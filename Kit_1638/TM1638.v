==> flow/design.v <==
`timescale 1ns / 1ps
module TM1638(
input wire [7:0] led ,  
input wire [3:0] seg7,seg6,seg5,seg4,seg3,seg2,seg1,seg0 , 
input clkinput,
output reg clk,
output reg stb,
output reg dio
);
function [7:0] sseg;
input [3:0] hex;
begin
case (hex)
4'h0: sseg[7:0] = 8'b0111111;
4'h1: sseg[7:0] = 8'b0000110;
4'h2: sseg[7:0] = 8'b1011011;
4'h3: sseg[7:0] = 8'b1001111;
4'h4: sseg[7:0] = 8'b1100110;
4'h5: sseg[7:0] = 8'b1101101;
4'h6: sseg[7:0] = 8'b1111101;
4'h7: sseg[7:0] = 8'b0000111;
4'h8: sseg[7:0] = 8'b1111111;
4'h9: sseg[7:0] = 8'b1101111;
4'hA: sseg[7:0] = 8'b1110111;
4'hB: sseg[7:0] = 8'b1111100;
4'hC: sseg[7:0] = 8'b1011000;
4'hD: sseg[7:0] = 8'b1011110;
4'hE: sseg[7:0] = 8'b1111001;
default : sseg[7:0] = 8'b0000000;  
endcase
end
endfunction
integer cs = 0;
integer i ;
reg [7:0] command1 =8'h40, command2 =8'hC0,command3 =8'h8F;
wire [127:0] leddata;  
reg [127:0] leddatahold;
assign leddata[0*8+7:0*8+0] = sseg(seg0);
assign leddata[2*8+7:2*8+0] = sseg(seg1);
assign leddata[4*8+7:4*8+0] = sseg(seg2);
assign leddata[6*8+7:6*8+0] = sseg(seg3);
assign leddata[8*8+7:8*8+0] = sseg(seg4);
assign leddata[10*8+7:10*8+0] = sseg(seg5);
assign leddata[12*8+7:12*8+0] = sseg(seg6);
assign leddata[14*8+7:14*8+0] = sseg(seg7);
assign leddata[1*8+7:1*8+0] = led[0] ;
assign leddata[3*8+7:3*8+0] = led[1] ;
assign leddata[5*8+7:5*8+0] = led[2] ;
assign leddata[7*8+7:7*8+0] = led[3] ;
assign leddata[9*8+7:9*8+0] = led[4] ;
assign leddata[11*8+7:11*8+0] = led[5] ;
assign leddata[13*8+7:13*8+0] = led[6] ;
assign leddata[15*8+7:15*8+0] = led[7] ;
initial
begin
clk = 1 ;
stb = 1 ;
dio = 0 ;
end
always @(posedge clkinput)
begin
if (cs==0)
begin
stb = 0;  
command1 =8'h40; command2 =8'hC0;command3 =8'h8F;
leddatahold=leddata ;
end
else if ((cs >=1)&&(cs<=16))
begin
dio = command1[0];
clk = ~clk ;
if (clk) command1=command1>>1 ;
end
else if (cs==17)
stb = 1;  
else if (cs==18)
stb = 0;  
else if ((cs >=19)&&(cs<=34))
begin
dio = command2[0];
clk = ~clk ;
if (clk) command2=command2>>1 ;
end
else if ((cs >=35)&&(cs<=290))
begin
dio = leddatahold[0];
clk = ~clk ;
if (clk) leddatahold=leddatahold>>1 ;
end
else if (cs==291)
stb = 1;  
else if (cs==292)
stb = 0;  
else if ((cs >=293)&&(cs<=308))
begin
dio = command3[0];
clk = ~clk ;
if (clk) command3=command3>>1 ;
end
else if (cs==309)
stb = 1;  
else if (cs==310)
cs = -1 ;  
cs=cs+1;
end
endmodule
== Tool chain data of TM1638 ==
What the tools print for TM1638, step after step.
Lines are those of the file above, counted from 1.
Operators carry their Yosys type and port widths (W data, S select, Z words).
Library cell names are shortened.
The mark - stands for no value.

* Top module: TM1638
* Clock port: clkinput
* Library: sky130hd
* Corner: tt_025C_1v80

== Word-level counts ==
Yosys after proc, flatten, opt, wreduce and memory -nomap, before mapping. Memory bits, and registers merged into a memory's read port (data or address), are not among the register bits. Print and check cells are not counted. Equal cells are merged and count once.
Memory sizes are those after Yosys's memory passes, which may raise the word count (mostly to a power of two), join words into wider ones and drop unused or constant bits.

* Flip-flop bits (word level): 186
* Bits in read-only memories: 896
* Memory cells: 8
* Input port bits: 41
* Output and inout bits: 3
* Elaborated cells: 109

* $add $sub $neg: 1
* Magnitude comparators: 8
* Eq/ne operators: 18
* Muxes and demuxes: 42
* Bitwise gates (word level): 9
* Reduce/logical cells: 14

{| class="wikitable"
|+ Memory list
! memory !! words !! bits a word !! rd ports !! wr ports !! RTL line !! RTL
|-
| (name not given) || 16 || 7 || 1 || 0 || 13 || <nowiki>case (hex)</nowiki>
|-
| (name not given) || 16 || 7 || 1 || 0 || 13 ||
|-
| (name not given) || 16 || 7 || 1 || 0 || 13 ||
|-
| (name not given) || 16 || 7 || 1 || 0 || 13 ||
|-
| (name not given) || 16 || 7 || 1 || 0 || 13 ||
|-
| (name not given) || 16 || 7 || 1 || 0 || 13 ||
|}

Further memories, not shown: 2.

{| class="wikitable"
|+ Operator list
! cell !! count
|-
| $mux W128 || 6
|-
| $mux W32 || 11
|-
| $eq A32 B10 Y1 const B || 4
|-
| $mux W121 || 1
|-
| $le A32 B10 Y1 const B || 2
|-
| $eq A32 B6 Y1 const B || 2
|-
| $ge A32 B10 Y1 const B || 1
|-
| $add A32 B2 Y32 const B || 1
|-
| $ge A32 B2 Y1 const B || 1
|-
| $ge A32 B6 Y1 const B || 1
|-
| $le A32 B6 Y1 const B || 1
|-
| $ge A32 B7 Y1 const B || 1
|-
| $le A32 B7 Y1 const B || 1
|-
| $logic_not A32 Y1 || 1
|-
| $mux W1 || 24
|-
| $ne A2 B2 Y1 const B || 6
|-
| $reduce_and A6 Y1 || 2
|-
| $reduce_and A5 Y1 || 2
|-
| $not A1 Y1 || 9
|-
| $reduce_and A9 Y1 || 1
|-
| $ne A4 B4 Y1 const B || 2
|-
| $ne A3 B3 Y1 const B || 2
|-
| $ne A5 B5 Y1 const B || 1
|-
| $reduce_bool A5 Y1 || 1
|-
| $logic_and A1 B1 Y1 || 4
|-
| $reduce_bool A4 Y1 || 1
|-
| $ne A2 B1 Y1 const B || 1
|-
| $reduce_and A2 Y1 || 1
|-
| $reduce_bool A2 Y1 || 1
|}

== Depth ==
Depth = most cells in a row (Yosys ltp): at word level without a register or memory, in the mapped netlist without a sequential cell, where the memories' decode and read muxes count.

* Depth after elaboration: 13
* ABC_AREA: 0
* Depth in mapped cells: 12
* Gate-level depth less buffers: 10

== Netlist ==
The flow's flattened synthesis, as Yosys stat reports it; memories are mapped. The netlist is that of the ABC_AREA named above (0 if unset); the other value can give another one.

{| class="wikitable"
|+ Cell types
! type !! count !! total area (µm²)
|-
| edfxtp_1 || 74 || 2.22E+03
|-
| dfxtp_1 || 105 || 2.1E+03
|-
| mux2i_1 || 72 || 720.691
|-
| ha_1 || 57 || 713.184
|-
| a22o_1 || 48 || 420.403
|-
| nand2_1 || 109 || 409.142
|-
| a21oi_1 || 48 || 240.23
|-
| nor2_1 || 56 || 210.202
|-
| clkbuf_1 || 46 || 172.666
|-
| o21ai_0 || 31 || 155.149
|-
| inv_1 || 38 || 142.637
|-
| nand3_1 || 27 || 135.13
|-
| nor3_1 || 26 || 130.125
|-
| a31oi_4 || 6 || 127.622
|-
| mux4_2 || 4 || 90.086
|-
| xor2_1 || 10 || 87.584
|-
| nor2b_1 || 13 || 81.328
|-
| nor4_1 || 13 || 81.328
|}

Other cell types: 57; their cells: 182.

* Cell count: 965
* Synthesis area: 9719.3 µm²
* Sequential area: 4324.1 µm²
* Mapped flip-flops: 179
* Buffers: 70

== Path before layout ==
Path of least setup slack by OpenSTA after synthesis, without wires, with an ideal clock, recovery checks aside; 20% of the period is set as input and as output delay. Where synthesis merged equal registers, the netlist keeps one of their names.

* Path type: register -> register
* Start: register cs[28]
* End: register leddatahold[0]
* Period: 4700 ps
* Setup time: 432 ps
* Launch time at the first pin: 0 ps
* Arrival time: 3659 ps
* Required time: 4268 ps
* Slack: 608 ps
* Delay of the path: 4091 ps
* Driving pins on the path: 8
* Buffers on the path: 3
* Period reached after synthesis: 4092 ps

"delay of the path" is the arrival time less input delay plus setup time.
"driving pins on the path": output pins that drive a net of the path, with the launching flip-flop's if there is one; two outputs of one cell count as two.
"period reached after synthesis" is the clock period less the worst setup slack; recovery checks do not enter. This is arithmetic on one report: input and output delays are still those of the set period (20% each).
The rows between start and end are the longest chain of elaborated cells between them; the timing report does not say that the signal goes this way. Where chains are equally long, one stands for them.
Each line given opens the expression or statement behind the cell; cells for indexed reads and writes are added by Yosys, which also makes memories of some case tables.
The path ends at the enable pin of a flip-flop; only ways to that pin are counted.

* Cells stage by stage: dfxtp_1 > or4_4 > or4_4 > or3_1 > buf_6 > buf_8 > buf_6 > nand2_1
* Length of the longest elaborated chain: 4
* Elaborated cells on any way between the ends: 19
* Source lines of those cells: 6
* Those cells by class: compare (6); eq/ne (7); reduce/logical (6)

{| class="wikitable"
|+ Ends and longest elaborated chain, after synthesis
! element !! RTL line !! RTL
|-
| start, declared || 33 || <nowiki>integer cs = 0;</nowiki>
|-
| start, assigned || 103 || <nowiki>cs = -1 ;</nowiki>
|-
| start, assigned || 104 || <nowiki>cs=cs+1;</nowiki>
|-
| $ge A32 B7 Y1 || 84 || <nowiki>else if ((cs >=35)&&(cs<=290))</nowiki>
|-
| $logic_and A1 B1 Y1 || 84 ||
|-
| $reduce_bool A2 Y1 || - ||
|-
| $reduce_and A6 Y1 || - ||
|-
| end, assigned || 66 || <nowiki>leddatahold=leddata ;</nowiki>
|-
| end, assigned || 88 || <nowiki>if (clk) leddatahold=leddatahold>>1 ;</nowiki>
|-
| end, declared || 37 || <nowiki>reg [127:0] leddatahold;</nowiki>
|}

== Timing after layout ==
From the final timing report of job 1: the path of least setup slack in the routed layout; clock arrival at registers is part of the times.
The report prints the path's times to 10 ps; the period is as set.

* Path type: register -> register
* Start: register cs[28]
* End: register leddatahold[104]
* Period: 4420 ps
* Setup time: 300 ps
* Launch time at the first pin: 420 ps
* Arrival time: 3400 ps
* Required time: 4550 ps
* Slack: 1150 ps
* Driving pins on the path: 7
* Buffers on the path: 1

The rows between start and end are the longest chain of elaborated cells between them; the timing report does not say that the signal goes this way. Where chains are equally long, one stands for them.
The path ends at the enable pin of a flip-flop; only ways to that pin are counted.

* Cells stage by stage: dfxtp_1 > or4_4 > nor4_2 > nand3_1 > or3_2 > nand2_4 > buf_12
* Length of the longest elaborated chain: 4
* Elaborated cells on any way between the ends: 19
* Source lines of those cells: 6
* Those cells by class: compare (6); eq/ne (7); reduce/logical (6)

{| class="wikitable"
|+ Ends and longest elaborated chain, post-layout
! element !! RTL line !! RTL
|-
| start, declared || 33 || <nowiki>integer cs = 0;</nowiki>
|-
| start, assigned || 103 || <nowiki>cs = -1 ;</nowiki>
|-
| start, assigned || 104 || <nowiki>cs=cs+1;</nowiki>
|-
| $ge A32 B7 Y1 || 84 || <nowiki>else if ((cs >=35)&&(cs<=290))</nowiki>
|-
| $logic_and A1 B1 Y1 || 84 ||
|-
| $reduce_bool A2 Y1 || - ||
|-
| $reduce_and A6 Y1 || - ||
|-
| end, assigned || 66 || <nowiki>leddatahold=leddata ;</nowiki>
|-
| end, assigned || 88 || <nowiki>if (clk) leddatahold=leddatahold>>1 ;</nowiki>
|-
| end, declared || 37 || <nowiki>reg [127:0] leddatahold;</nowiki>
|}

FLOW RESULTS
============

Measured results for TM1638: 2 stored runs of the Yosys and OpenROAD flow on sky130hd. The settings differ; the order carries no meaning. The constraints put input and output delay at 20% of the set period each and load the outputs with 0.01 pF.
"period achieved" = clock period - worst setup slack. The figure is calculated, with input and output delays left at 20% of the set period.
"total power of the final layout": no workload was simulated; the value follows from the tool's default switching activity.

=== Job 1 ===
{| class="wikitable"
! Setting !! Value
|-
| period_ns || 4.42
|-
| CORE_UTILIZATION || 32
|-
| PLACE_DENSITY || 0.42
|-
| HOLD_SLACK_MARGIN || 0.06
|-
| CORE_MARGIN || 3
|-
| ABC_AREA || 0
|-
| GPL_TIMING_DRIVEN || 1
|-
| CTS_CLUSTER_DIAMETER || 283
|-
| MIN_ROUTING_LAYER || met1
|-
| CAP_MARGIN || 20
|-
| SLEW_MARGIN || 20
|-
! Result !! Value
|-
| Netlist area reported by Yosys || 9719.3 µm²
|-
| Total die area || 32500.9 µm²
|-
| Final design utilization || 37.2 %
|-
| Setup slack of the worst path || 1146 ps
|-
| Total negative setup slack || 0 ps
|-
| Smallest hold slack || 462 ps
|-
| Total power of the final layout || 0.003459 W
|-
| Period achieved || 3274 ps
|}

=== Job 2 ===
{| class="wikitable"
! Setting !! Value
|-
| period_ns || 2.96
|-
| CORE_UTILIZATION || 65
|-
| SETUP_SLACK_MARGIN || 0.54
|-
| PLACE_DENSITY_LB_ADDON || 0.13
|-
| CORE_ASPECT_RATIO || 1.02
|-
| ABC_AREA || 0
|-
| GPL_TIMING_DRIVEN || 1
|-
| GPL_ROUTABILITY_DRIVEN || 0
|-
| CTS_CLUSTER_SIZE || 53
|-
| CTS_CLUSTER_DIAMETER || 331
|-
| CAP_MARGIN || 20
|-
| MIN_ROUTING_LAYER || met1
|-
| MAX_ROUTING_LAYER || met4
|-
| CORE_MARGIN || 2
|-
| SLEW_MARGIN || 20
|-
! Result !! Value
|-
| Netlist area reported by Yosys || 9719.3 µm²
|-
| Total die area || 15947.1 µm²
|-
| Final design utilization || 85.4 %
|-
| Setup slack of the worst path || 144 ps
|-
| Total negative setup slack || 0 ps
|-
| Smallest hold slack || 459 ps
|-
| Total power of the final layout || 0.00512 W
|-
| Period achieved || 2816 ps
|}
